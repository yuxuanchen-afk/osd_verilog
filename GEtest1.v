==> flow/design.v <==
`timescale 1ns / 1ps
module GEtest1 #(
  parameter integer N = 8,  
  parameter integer K = 4  
)(
  input  wire           clk,
  input  wire           rst,
  input  wire           start,
  input  wire [K*N-1:0] Gpp_flat, 
  output reg            done,
  output reg [K*N-1:0]  G1_flat     
);
  localparam IDLE=0, LOAD=1, FIND=2, SWAP=3, ELIM=4, NEXT=5, DONE=6;
  reg [2:0] state, next_state;
  reg [N-1:0] mat[0:K-1], temp;
  reg [$clog2(K)-1:0] piv, sidx, erow;
  integer i, j;
  always @(*) begin
    next_state = state;
    case(state)
      IDLE: if(start)       next_state = LOAD;
      LOAD:                  next_state = FIND;
      FIND: if(mat[piv][piv]) next_state=ELIM;
            else if(piv+sidx+1<K && mat[piv+sidx+1][piv]) next_state=SWAP;
            else               next_state=NEXT;
      SWAP:                  next_state=ELIM;
      ELIM: if(erow==K-1)    next_state=NEXT;
      NEXT: if(piv<K-1)      next_state=FIND;
            else              next_state=DONE;
      DONE:                  next_state=DONE;
    endcase
  end
  always @(posedge clk or posedge rst) begin
    if(rst) begin
      state<=IDLE; done<=0; piv<=0; sidx<=0; erow<=0; temp<=0;
      for(i=0;i<K;i=i+1) mat[i]<=0;
    end else begin
      state<=next_state;
      case(state)
        IDLE: done<=0;
        LOAD: begin
          for(i=0;i<K;i=i+1)
            mat[i] <= Gpp_flat[i*N +: N];
          piv<=0; sidx<=0; erow<=0;
        end
        FIND: if(!mat[piv][piv] && piv+sidx+1<K) sidx<=sidx+1;
        SWAP: begin
          temp           = mat[piv];
          mat[piv]       = mat[piv+sidx+1];
          mat[piv+sidx+1] = temp;
          sidx<=0;
        end
        ELIM: begin
          if(erow<K) begin
            if(erow!=piv && mat[erow][piv])
              mat[erow] <= mat[erow]^mat[piv];
            erow<=erow+1;
          end
        end
        NEXT: begin
          piv<=piv+1; sidx<=0; erow<=0;
        end
        DONE: done<=1;
      endcase
    end
  end
  always @(*) begin
    for(i=0;i<K;i=i+1)
      G1_flat[i*N +: N] = mat[i];
  end
endmodule
## Tool chain data of GEtest1

Tool output for the design above, in the order of the flow.
Lines are those of the file above, counted from 1.
A cell with -- has no value.

| design | value |
|---|---|
| top module | GEtest1 |
| clock input | clk |
| cell library | sky130hd |
| library corner | tt_025C_1v80 |

## Word level

Source: Yosys, flattened and elaborated. Widths are those after wreduce. Registers that Yosys merges into a memory's read port (data or address) are not register bits. Print and check cells do not count.

| storage and ports | value |
|---|---|
| register bits | 42 |
| output and inout bits | 33 |
| elaborated cells | 131 |

| operators by class | value |
|---|---|
| shift-type cells | 3 |
| bitwise operators | 1 |
| $add $sub $neg | 5 |
| muxes and demuxes | 51 |
| reduce/logical cells | 31 |
| magnitude comparators | 3 |
| equality and inequality tests | 28 |

Operators with widths:

| kind | count |
|---|---|
| 8-bit two-way mux | 27 |
| 8-bit case mux with 3-bit select | 5 |
| 8-bit case mux with 4-bit select | 3 |
| 8-bit case mux with 2-bit select | 4 |
| 32-bit by 3-bit less-than comparator with 1-bit output with constant B | 1 |
| 3-bit OR reduction | 9 |
| 8-bit by 2-bit variable part select with 1-bit output | 3 |
| 3-bit case mux with 7-bit select | 1 |
| 5-bit AND reduction | 4 |
| 2-bit inequality test with constant B | 8 |
| 3-bit two-way mux | 5 |
| 2-bit equality test with constant B | 6 |
| 3-bit inequality test with constant B | 4 |
| 2-bit case mux with 2-bit select | 3 |
| 3-bit equality test with constant B | 3 |
| 2-bit nonzero test | 4 |
| 8-bit XOR | 1 |
| 7-bit nonzero test | 1 |
| 2-bit by 1-bit adder with 2-bit output with constant B | 3 |
| 2-bit by 1-bit equality test with 1-bit output with constant B | 3 |
| 2-bit zero test | 3 |
| 3-bit by 2-bit equality test with 1-bit output with constant B | 2 |
| 2-bit AND reduction | 2 |
| 3-bit by 1-bit adder with 4-bit output with constant B | 1 |
| 2-bit two-way mux | 2 |
| 1-bit logical AND | 3 |
| 2-bit by 2-bit adder with 3-bit output | 1 |
| 2-bit by 3-bit less-than comparator with 1-bit output with constant B | 1 |

Not listed: further kinds 9, cells in them 9.

## Longest topological paths

Depth = most cells in a row (Yosys ltp): at word level without a register or memory, in the mapped netlist without a sequential cell, where the memories' decode and read muxes count.

| depth | value |
|---|---|
| depth in word-level cells | 14 |
| ABC_AREA | 0 |
| depth in mapped cells | 10 |
| depth with buffers taken out | 9 |

## Mapped cells and area

Source: synth_stat.txt of the flow (Yosys; design flattened, memories mapped). It holds for the ABC_AREA given above (unset counts as 0); a run with the other value may have another netlist.

| synthesis totals | value |
|---|---|
| mapped cells | 378 |
| mapped area | 3671.0 um^2 |
| flip-flops | 46 |
| buffer cells | 25 |

Cell types:

| type | count | total area (um^2) |
|---|---|---|
| sky130_fd_sc_hd__dfrtp_1 | 45 | 1126.08 |
| sky130_fd_sc_hd__mux2_2 | 25 | 281.52 |
| sky130_fd_sc_hd__a222oi_1 | 24 | 240.23 |
| sky130_fd_sc_hd__nand2_1 | 50 | 187.68 |
| sky130_fd_sc_hd__mux2i_1 | 18 | 180.173 |
| sky130_fd_sc_hd__a22oi_1 | 22 | 165.158 |
| sky130_fd_sc_hd__ha_1 | 12 | 150.144 |
| sky130_fd_sc_hd__mux4_2 | 6 | 135.13 |
| sky130_fd_sc_hd__nand3_1 | 22 | 110.106 |
| sky130_fd_sc_hd__mux2_4 | 7 | 105.101 |
| sky130_fd_sc_hd__inv_1 | 25 | 93.84 |
| sky130_fd_sc_hd__xor2_1 | 8 | 70.067 |
| sky130_fd_sc_hd__o21ai_0 | 12 | 60.058 |
| sky130_fd_sc_hd__buf_6 | 5 | 56.304 |
| sky130_fd_sc_hd__nor2b_1 | 9 | 56.304 |
| sky130_fd_sc_hd__a211oi_1 | 7 | 52.55 |
| sky130_fd_sc_hd__a221oi_4 | 2 | 52.55 |
| sky130_fd_sc_hd__clkbuf_1 | 12 | 45.043 |

Not listed: further types 36, cells in them 67.

## Worst setup path after synthesis

Path of least setup slack by OpenSTA after synthesis, without wires, with an ideal clock, recovery checks aside; 20% of the period is set as input and as output delay. Where synthesis merged equal registers, the netlist keeps one of their names.

| timing path post-synthesis | value |
|---|---|
| path type | reg2reg |
| from | reg piv[0] |
| to | reg mat[0][2] |
| stages | 10 |
| buffers on the path | 1 |
| data required time | 4.855 ns |
| arrival time | 2.754 ns |
| slack | 2.101 ns |
| library setup time | 0.125 ns |
| clock period | 4.98 ns |
| path delay | 2.879 ns |
| synthesis period reached | 2.879 ns |

"path delay" = arrival - input delay + setup time.
"stages" counts driving pins, that of a launching flip-flop among them; a cell with two outputs on the path counts twice.
"synthesis period reached" = period - worst setup slack (recovery checks aside). The figure is calculated, with input and output delays left at 20% of the set period.
The rows between start and end are the longest chain of elaborated cells between them; the timing report does not say that the signal goes this way. Where chains are equally long, one stands for them.
Each line given opens the expression or statement behind the cell; cells for indexed reads and writes are added by Yosys, which also makes memories of some case tables.
At most two assigning lines are given for a register; there are more.
Where a signal picks the word or bit written, the line may be left out of the assigning lines.

| between the ends, post-synthesis | value |
|---|---|
| cells stage by stage | sky130_fd_sc_hd__dfrtp_1 -> sky130_fd_sc_hd__inv_1 -> sky130_fd_sc_hd__ha_1 -> sky130_fd_sc_hd__fa_1 -> sky130_fd_sc_hd__inv_1 -> sky130_fd_sc_hd__clkbuf_1 -> sky130_fd_sc_hd__mux4_2 -> sky130_fd_sc_hd__a22oi_1 -> sky130_fd_sc_hd__nand2_1 -> sky130_fd_sc_hd__mux2_4 |
| length of the longest elaborated chain | 10 |
| elaborated cells on any way between the ends | 33 |
| those cells by class | add/sub: 2; eq/ne: 9; shift: 1; mux: 14; logic: 1; reduce/logical: 6 |

Ends and longest elaborated chain, post-synthesis:

| item | RTL line | RTL |
|---|---|---|
| from (decl) | 16 | `reg [$clog2(K)-1:0] piv, sidx, erow;` |
| from (assign) | 35 | `state<=IDLE; done<=0; piv<=0; sidx<=0; erow<=0; temp<=0;` |
| from (assign) | 44 | `piv<=0; sidx<=0; erow<=0;` |
| 8-bit by 2-bit variable part select with 1-bit output | 55 | `if(erow!=piv && mat[erow][piv])` |
| 1-bit logical AND | 55 |  |
| 8-bit two-way mux | 55 |  |
| 8-bit two-way mux | 54 | `if(erow<K) begin` |
| 8-bit two-way mux | 39 | `case(state)` |
| 8-bit XOR | 56 | `mat[erow] <= mat[erow]^mat[piv];` |
| 8-bit two-way mux | 56 |  |
| 8-bit two-way mux | 55 |  |
| 8-bit two-way mux | 54 |  |
| 8-bit case mux with 3-bit select | 39 |  |
| to (assign) | 43 | `mat[i] <= Gpp_flat[i*N +: N];` |
| to (assign) | 49 | `mat[piv]       = mat[piv+sidx+1];` |
| to (decl) | 15 | `reg [N-1:0] mat[0:K-1], temp;` |

## Path in the finished layout

From the final timing report of flow run 1: the path of least setup slack in the routed layout; clock arrival at registers is part of the times.

| timing path post-layout | value |
|---|---|
| path type | reg2reg |
| from | reg erow[0] |
| to | reg mat[2][0] |
| buffers on the path | 2 |
| data required time | 2.21 ns |
| slack | -0.66 ns |
| library setup time | 0.11 ns |
| clock period | 2.02 ns |
| stages | 11 |
| arrival time | 2.87 ns |

The rows between start and end are the longest chain of elaborated cells between them; the timing report does not say that the signal goes this way. Where chains are equally long, one stands for them.
At most two assigning lines are given for a register; there are more.
Where a signal picks the word or bit written, the line may be left out of the assigning lines.

| between the ends, post-layout | value |
|---|---|
| cells stage by stage | sky130_fd_sc_hd__dfrtp_2 -> sky130_fd_sc_hd__inv_4 -> sky130_fd_sc_hd__ha_4 -> sky130_fd_sc_hd__buf_6 -> sky130_fd_sc_hd__a222oi_1 -> sky130_fd_sc_hd__mux2i_2 -> sky130_fd_sc_hd__o22ai_2 -> sky130_fd_sc_hd__a211o_4 -> sky130_fd_sc_hd__a221oi_4 -> sky130_fd_sc_hd__buf_6 -> sky130_fd_sc_hd__mux2_4 |
| length of the longest elaborated chain | 14 |
| elaborated cells on any way between the ends | 26 |
| those cells by class | compare: 1; eq/ne: 7; shift: 1; mux: 13; logic: 1; reduce/logical: 3 |

Ends and longest elaborated chain, post-layout:

| item | RTL line | RTL |
|---|---|---|
| from (decl) | 16 | `reg [$clog2(K)-1:0] piv, sidx, erow;` |
| from (assign) | 35 | `state<=IDLE; done<=0; piv<=0; sidx<=0; erow<=0; temp<=0;` |
| from (assign) | 57 | `erow<=erow+1;` |
| 2-bit equality test | 55 | `if(erow!=piv && mat[erow][piv])` |
| 8-bit case mux with 4-bit select | 55 |  |
| 8-bit two-way mux | 54 | `if(erow<K) begin` |
| 8-bit two-way mux | 39 | `case(state)` |
| 8-bit by 2-bit variable part select with 1-bit output | 55 |  |
| 1-bit logical AND | 55 |  |
| 8-bit two-way mux | 55 |  |
| 8-bit two-way mux | 54 |  |
| 8-bit two-way mux | 39 |  |
| 8-bit XOR | 56 | `mat[erow] <= mat[erow]^mat[piv];` |
| 8-bit two-way mux | 56 |  |
| 8-bit two-way mux | 55 |  |
| 8-bit two-way mux | 54 |  |
| 8-bit case mux with 3-bit select | 39 |  |
| to (assign) | 43 | `mat[i] <= Gpp_flat[i*N +: N];` |
| to (assign) | 49 | `mat[piv]       = mat[piv+sidx+1];` |
| to (decl) | 15 | `reg [N-1:0] mat[0:K-1], temp;` |

FLOW RESULTS
============

Top module GEtest1; platform sky130hd; tools Yosys and OpenROAD; 2 stored runs in no particular order. Input and output delays are each 20% of the period that was set; the output load is 0.01 pF.
By "achieved clock period" is meant the clock period of the run minus its worst setup slack. This is arithmetic on one report: input and output delays are still those of the set period (20% each).
By "time used up by the worst setup path" is meant the share of the clock period that the worst setup path is allowed (20% is reserved at inputs, 20% at outputs), minus its slack. Clock arrival times at its registers enter into it.
By "total power of the final layout" is meant OpenSTA's value without simulated activity: inputs other than the clock are taken to toggle once in ten clock periods, and the tool carries that through the logic.
A setting shown as n/a is not set for that run.

| run name | period_ns | CORE_UTILIZATION | SETUP_SLACK_MARGIN | PLACE_DENSITY_LB_ADDON | CELL_PAD_IN_SITES_GLOBAL_PLACEMENT | TNS_END_PERCENT | GPL_TIMING_DRIVEN | GPL_ROUTABILITY_DRIVEN | CTS_CLUSTER_DIAMETER | CAP_MARGIN | MAX_ROUTING_LAYER | CORE_MARGIN | SLEW_MARGIN | total power of the final layout (µW) | setup slack of the worst path (ns) | post-route setup TNS (ns) | final design utilization | synthesized cell area (um^2) | time used up by the worst setup path (ns) | kind of the worst setup path | achieved clock period (ns) | full die area (um^2) | standard-cell area of the final layout (um^2) |
|---|---|---|---|---|---|---|---|---|---|---|---|---|---|---|---|---|---|---|---|---|---|---|---|
| flow run 1 | 2.02 | 44 | 0.38 | 0.3 | 0 | 40 | 1 | 0 | 170 | 35 | met4 | 2 | 20 | 12471 | -0.657 | -22.406 | 0.695 | 3671.0 | 2.68 | reg2reg | 2.677 | 9089.7 | 5655.4 |
| flow run 2 | 5.13 | 40 | n/a | n/a | n/a | n/a | n/a | n/a | n/a | 20 | n/a | 2 | 20 | 3571 | 1.738 | 0.000 | 0.503 | 3671.0 | 3.39 | reg2reg | 3.392 | 9960.0 | 4431.8 |

==> flow/design.v <==
`timescale 1ns/1ps
module candidate_accumulator #(
    parameter K = 8,
    parameter TOTAL = (K + (K*(K-1))/2)
)(
    input clk,
    input rst,
    input [K-1:0] candidate_1bit,
    input valid_1bit,
    input [K-1:0] candidate_2bit,
    input valid_2bit,
    input done_2bit,   
    output reg [(TOTAL*K)-1:0] candidates,
    output reg [31:0] candidate_count,
    output reg done
);
    localparam STATE_ACC_1BIT = 0, STATE_ACC_2BIT = 1, STATE_DONE = 2;
    reg [1:0] state;
    reg [31:0] index;   
always @(posedge clk or posedge rst) begin
  if (rst) begin
    state           <= STATE_ACC_1BIT;
    index           <= 0;
    candidate_count <= 0;
    candidates      <= {(TOTAL*K){1'b0}};
    done            <= 1'b0;
  end else begin
    case (state)
      STATE_ACC_1BIT: begin
        if (valid_1bit && index < K) begin
          candidates[((index+1)*K)-1 -: K] <= candidate_1bit;
          index <= index + 1;
        end
        if (index + 1 == K) begin
          state <= STATE_ACC_2BIT;
        end
      end
      STATE_ACC_2BIT: begin
        if (valid_2bit) begin
          candidates[((index+1)*K)-1 -: K] <= candidate_2bit;
          index <= index + 1;
        end
        if (done_2bit) begin
          candidate_count <= index;
          state <= STATE_DONE;
        end
      end
      STATE_DONE: done <= 1'b1;
    endcase
  end
end
endmodule
`timescale 1ns / 1ps
module flipping_component_top #(
    parameter integer K     = 8,
    parameter integer TOTAL = (K + (K*(K-1))/2)
)(
    input  wire               clk,        
    input  wire               rst,          
    input  wire               start,        
    input  wire [K-1:0]       a1k_flat,       
    output wire [(TOTAL*K)-1:0] candidates,    
    output wire [31:0]          candidate_count,
    output wire                done          
);
  wire internal_rst = rst | start;
  wire [K-1:0] mask1;
  wire         done1;
  flipping_mask_generator_1bit #(.K(K)) gen1 (
    .clk       (clk),
    .rst       (internal_rst),
    .flip_mask (mask1),
    .done      (done1)
  );
  wire [K-1:0] mask2;
  wire         done2;
  flipping_mask_generator_2bit #(.K(K)) gen2 (
    .clk       (clk),
    .rst       (internal_rst),
    .en        (done1),
    .flip_mask (mask2),
    .done      (done2)
  );
  wire [K-1:0] cand1 = a1k_flat ^ mask1;
  wire [K-1:0] cand2 = a1k_flat ^ mask2;
  candidate_accumulator #(
    .K(K),
    .TOTAL(TOTAL)
  ) acc (
    .clk            (clk),
    .rst            (internal_rst),
    .candidate_1bit (cand1),
    .valid_1bit     (1'b1),
    .candidate_2bit (cand2),
    .valid_2bit     (done1),
    .done_2bit      (done2),
    .candidates     (candidates),
    .candidate_count(candidate_count),
    .done           (done)
  );
endmodule
`timescale 1ns/1ps
module flipping_mask_generator_1bit #(
    parameter K = 8  
)(
    input clk,
    input rst,
    output reg [K-1:0] flip_mask, 
    output reg done
);
    reg [$clog2(K)-1:0] pos;
    always @(posedge clk or posedge rst) begin
        if (rst) begin
            pos <= 0;
            done <= 0;
        end else begin
            if (pos == K-1)
                done <= 1;
            else
                pos <= pos + 1;
        end
    end
    always @(*) begin
        flip_mask = (1'b1 << pos);
    end
endmodule
`timescale 1ns/1ps
module flipping_mask_generator_2bit #(
    parameter K = 8
)(
    input clk,
    input rst,
    input en,   
    output reg [K-1:0] flip_mask,
    output reg done
);
    reg [$clog2(K)-1:0] i;
    reg [$clog2(K)-1:0] j;
    always @(posedge clk or posedge rst) begin
        if (rst) begin
            i <= 0;
            j <= 1;
            done <= 0;
        end else if(en) begin
            if ((i == K-2) && (j == K-1))
                done <= 1;
            else begin
                if (j < K-1)
                    j <= j + 1;
                else begin
                    i <= i + 1;
                    j <= i + 2;   
                end
            end
        end
    end
    always @(*) begin
        flip_mask = (1'b1 << i) | (1'b1 << j);
    end
endmodule
Step by step through the tools: flipping_component_top
Tool output for the design above, in the order of the flow.
Lines are those of the file above, counted from 1.
Library cell names are shortened.
{ "setup": {"design": "flipping_component_top", "clock_port": "clk", "library": "sky130hd", "corner": "tt_025C_1v80"} }

After elaboration
Yosys after proc, flatten, opt, wreduce and memory -nomap, before mapping. Memory bits, and registers merged into a memory's read port (data or address), are not among the register bits. Print and check cells are not counted. Equal cells are merged and count once.
{ "word_totals": {"regBits": 366, "input_bits": 11, "word_cells": 66} }
{ "classes": {"n_addsub": 9, "n_cmp": 2, "eq_ne": 10, "n_shift": 6, "muxes": 10, "logic": 10, "n_reduce_logical": 9} }
{ "op_table": {"columns": ["cell", "n"], "rows": [
  ["bitwise OR 288 bit", 2],
  ["variable shift 8 x 33 -> 288 bit", 2],
  ["case mux 288 bit (select 2 bit)", 1],
  ["two-way mux 288 bit", 2],
  ["AND 288 bit", 1],
  ["NOT 288 bit", 1],
  ["variable shift 8 x 33 -> 288 bit with constant A", 1],
  ["adder 32 x 1 -> 32 bit with constant B", 2],
  ["case mux 32 bit (select 2 bit)", 1],
  ["two-way mux 32 bit", 2],
  ["negator 32 -> 33 bit", 1],
  ["subtractor 32 x 1 -> 32 bit with constant B", 1],
  ["subtractor 32 x 4 -> 32 bit with constant B", 1],
  ["< comparator 32 x 4 -> 1 bit with constant B", 1],
  ["== test 32 x 4 -> 1 bit with constant B", 1],
  ["left shift 1 x 3 -> 8 bit with constant A", 3],
  ["XOR 8 bit", 2],
  ["adder 3 x 1 -> 3 bit with constant B", 3],
  ["== test 3 bit with constant B", 3],
  ["AND reduction 3 bit", 3],
  ["bitwise OR 8 bit", 1],
  ["AND reduction 2 bit", 3],
  ["inequality test 2 x 1 -> 1 bit with constant B", 2],
  ["inequality test 2 bit with constant B", 2],
  ["case mux 2 bit (select 2 bit)", 1],
  ["two-way mux 2 bit", 2],
  ["adder 3 x 2 -> 3 bit with constant B", 1],
  ["< comparator 3 bit with constant B", 1]
]} }
Not listed: further kinds 8, cells in them 9.

Depth
Longest topological path by Yosys (ltp), each cell counted once; first at word level (registers and memories cut), then after technology mapping (sequential cells cut; the memories' decode and read muxes count).
{ "depth": {"depth_word": 11, "abc_area": 0, "ltp_mapped": 20, "mapped_depth_nobuf": 14} }

Synthesis result
Yosys stat after the flow's synthesis: flattened, memories mapped to cells. It holds for the ABC_AREA given above (unset counts as 0); a run with the other value may have another netlist.
Totals and module areas in this step are rounded.
{ "mapped": {"mapped_cells": 1521, "mapped_area_mm2": 0.01884, "flip_flops": 367, "buf_cells": 100} }
{ "types": {"columns": ["type", "n", "area_total_um2"], "rows": [
  ["dfrtp_1", 365, 9133.76],
  ["mux2_2", 239, 2.69E+03],
  ["mux2_4", 80, 1.2E+03],
  ["nor4_4", 35, 744.464],
  ["xnor2_1", 76, 665.638],
  ["nand3_1", 72, 360.346],
  ["nor2_1", 84, 315.302],
  ["nand2_1", 73, 274.013],
  ["nand4_1", 42, 262.752],
  ["clkbuf_1", 55, 206.448],
  ["xor2_1", 23, 201.443],
  ["nor3_1", 31, 155.149],
  ["ha_1", 12, 150.144],
  ["a21oi_1", 26, 130.125],
  ["buf_2", 23, 115.11],
  ["o21ai_0", 22, 110.106],
  ["and3_1", 15, 93.84],
  ["or4_1", 12, 90.086]
]} }
Not listed: further types 72, cells in them 236.
By module: a second synthesis without flattening, with its own total; a netlist apart from the flattened one above.
{ "unflattened": {"cells_unflattened": 1470, "area_unflattened_mm2": 0.01929} }
Rows give one instance, submodules left out.
{ "by_module": {"columns": ["mod", "instances", "cells", "mod_area_mm2", "seq_area_mm2"], "rows": [
  ["candidate_accumulator", 1, 1374, 0.0183, 0.00891],
  ["flipping_mask_generator_2bit #(K=8)", 1, 53, 0.0005605, 0.0001764],
  ["flipping_mask_generator_1bit #(K=8)", 1, 25, 0.0002803, 0.0001001],
  ["flipping_component_top", 1, 18, 0.0001501, 0]
]} }

Path before layout
Source: OpenSTA report_checks on the synthesized netlist (no wires, ideal clock, input and output delay 20% of the period each), path of least setup slack; recovery checks are left aside. Register names are those of the netlist, which keeps one name where synthesis merged equal registers.
{ "synth_path": {"kind": "reg-to-reg", "start": "register acc.index[0]", "end": "register acc.candidates[112]", "clock_period_ps": 4930, "setup_time_ps": 125, "t_first_pin_ps": 0, "arrival_time_ps": 5149, "required_time_ps": 4805, "path_slack_ps": -344, "path_delay_ps": 5274, "path_stages": 20, "path_buffers": 5, "synth_period_reached_ps": 5274} }
"path_delay_ps" is the arrival time less input delay plus setup time.
"path_stages" counts driving pins, that of a launching flip-flop among them; a cell with two outputs on the path counts twice.
"synth_period_reached_ps" = period - worst setup slack (recovery checks aside). The figure is calculated, with input and output delays left at 20% of the set period.
Between the ends stands the longest chain of elaborated cells between them, by number of cells; it is not shown to be the way that was timed. Of several equally long chains one is given.
Each line given opens the expression or statement behind the cell; cells for indexed reads and writes are added by Yosys, which also makes memories of some case tables.
At most two assigning lines are given for a register; there are more.
Where a signal picks the word or bit written, the line may be left out of the assigning lines.
{ "synth_between": {"path_cell_list": "dfrtp_1 buf_2 buf_4 inv_1 ha_1 clkbuf_1 nand2b_1 o32ai_4 o2111ai_2 or4_4 a2111oi_4 nand4b_4 or3_1 nor4_1 o211ai_1 o41a_1 buf_6 buf_6 nor4_4 mux2_4", "elab_chain_len": 11} }
{ "synth_rtl": {"columns": ["element", "line_no", "rtl"], "rows": [
  ["start: declaration", 19, "reg [31:0] index;"],
  ["start: assignment", 32, "index <= index + 1;"],
  ["start: assignment", 41, "index <= index + 1;"],
  ["adder 32 x 1 -> 32 bit", 40, "candidates[((index+1)*K)-1 -: K] <= candidate_2bit;"],
  ["subtractor 32 x 1 -> 32 bit", 40, null],
  ["adder 32 x 1 -> 32 bit", 40, null],
  ["subtractor 32 x 4 -> 32 bit", 40, null],
  ["negator 32 -> 33 bit", 40, null],
  ["variable shift 8 x 33 -> 288 bit", 40, null],
  ["NOT 288 bit", 40, null],
  ["AND 288 bit", 40, null],
  ["bitwise OR 288 bit", 40, null],
  ["two-way mux 288 bit", 39, "if (valid_2bit) begin"],
  ["case mux 288 bit (select 2 bit)", 28, "case (state)"],
  ["end: assignment", 25, "candidates      <= {(TOTAL*K){1'b0}};"],
  ["end: declaration", 13, "output reg [(TOTAL*K)-1:0] candidates,"]
]} }

Worst path after layout
Path of least setup slack in the final report of flow run B (OpenROAD, finished layout, wires in). Where an end is a register, its clock arrival counts in the times.
The report prints the path's times to 10 ps; the period is as set.
{ "layout_path": {"kind": "reg-to-reg", "start": "register acc.index[0]", "end": "register acc.candidates[245]", "clock_period_ps": 8720, "setup_time_ps": 120, "t_first_pin_ps": 570, "arrival_time_ps": 7490, "required_time_ps": 9190, "path_slack_ps": 1700, "path_stages": 21, "path_buffers": 6} }
Between the ends stands the longest chain of elaborated cells between them, by number of cells; it is not shown to be the way that was timed. Of several equally long chains one is given.
At most two assigning lines are given for a register; there are more.
Where a signal picks the word or bit written, the line may be left out of the assigning lines.
{ "layout_between": {"path_cell_list": "dfrtp_1 buf_2 buf_4 inv_1 ha_1 clkbuf_1 nand2b_1 o32ai_4 o21a_1 and3_1 clkbuf_1 nand4_1 o21a_1 a211oi_1 a21oi_1 o41ai_1 o21ai_1 buf_6 buf_6 nor4_4 mux2_2", "elab_chain_len": 11} }
{ "layout_rtl": {"columns": ["element", "line_no", "rtl"], "rows": [
  ["start: declaration", 19, "reg [31:0] index;"],
  ["start: assignment", 32, "index <= index + 1;"],
  ["start: assignment", 41, "index <= index + 1;"],
  ["adder 32 x 1 -> 32 bit", 40, "candidates[((index+1)*K)-1 -: K] <= candidate_2bit;"],
  ["subtractor 32 x 1 -> 32 bit", 40, null],
  ["adder 32 x 1 -> 32 bit", 40, null],
  ["subtractor 32 x 4 -> 32 bit", 40, null],
  ["negator 32 -> 33 bit", 40, null],
  ["variable shift 8 x 33 -> 288 bit", 40, null],
  ["NOT 288 bit", 40, null],
  ["AND 288 bit", 40, null],
  ["bitwise OR 288 bit", 40, null],
  ["two-way mux 288 bit", 39, "if (valid_2bit) begin"],
  ["case mux 288 bit (select 2 bit)", 28, "case (state)"],
  ["end: assignment", 25, "candidates      <= {(TOTAL*K){1'b0}};"],
  ["end: declaration", 13, "output reg [(TOTAL*K)-1:0] candidates,"]
]} }

# Flow runs of flipping_component_top

Below are 2 stored runs of the flow (Yosys, OpenROAD; platform sky130hd) on flipping_component_top, each with its settings and what was measured, unordered. Constraints: input delay and output delay 20% of the set period each, output load 0.01 pF.
"achieved clock period": clock period set for the run, less the worst setup slack. It is reckoned from that one timing run; input and output delays stay at 20% of the period that was set.
"allowed time less slack (worst setup path)" means the part of the period allowed to the worst setup path (the constraints hold back 20% at inputs and 20% at outputs) less its slack; where the path has registers, the arrival times of their clocks count too.
"total power of the final layout" rests on the timing tool's default activity at the inputs, not on a simulated workload.
"allowed time less slack (worst setup path)" is known to 10 ps.
Values from the reports are rounded here.

==> flow run A: settings <==
{ "period_ns": 5.34, "CORE_UTILIZATION": 54, "SETUP_SLACK_MARGIN": 1.01, "PLACE_DENSITY": 0.84, "CORE_MARGIN": 7, "CELL_PAD_IN_SITES_GLOBAL_PLACEMENT": 3, "TNS_END_PERCENT": 80, "GPL_TIMING_DRIVEN": 1, "GPL_ROUTABILITY_DRIVEN": 0, "CTS_CLUSTER_DIAMETER": 160, "CAP_MARGIN": 20, "SLEW_MARGIN": 20 }
==> flow run A: results <==
no results, placement failed with GPL-0301

==> flow run B: settings <==
{ "period_ns": 8.72, "CORE_UTILIZATION": 26, "PLACE_DENSITY": 0.87, "CELL_PAD_IN_SITES_GLOBAL_PLACEMENT": 2, "CELL_PAD_IN_SITES_DETAIL_PLACEMENT": 2, "GPL_TIMING_DRIVEN": 0, "CTS_CLUSTER_DIAMETER": 366, "CAP_MARGIN": 20, "CORE_MARGIN": 2, "SLEW_MARGIN": 20 }
==> flow run B: results <==
chip area in the Yosys report: 0.01884 mm²
allowed time less slack (worst setup path): 7,020 ps
critical path type: reg-to-reg
total power of the final layout: 0.003718 W
total negative setup slack: 0 ps
achieved clock period: 7,017 ps
worst hold slack: 466 ps
die size: 0.07465 mm²
worst setup slack after layout: 1,703 ps
utilization after layout: 0.353
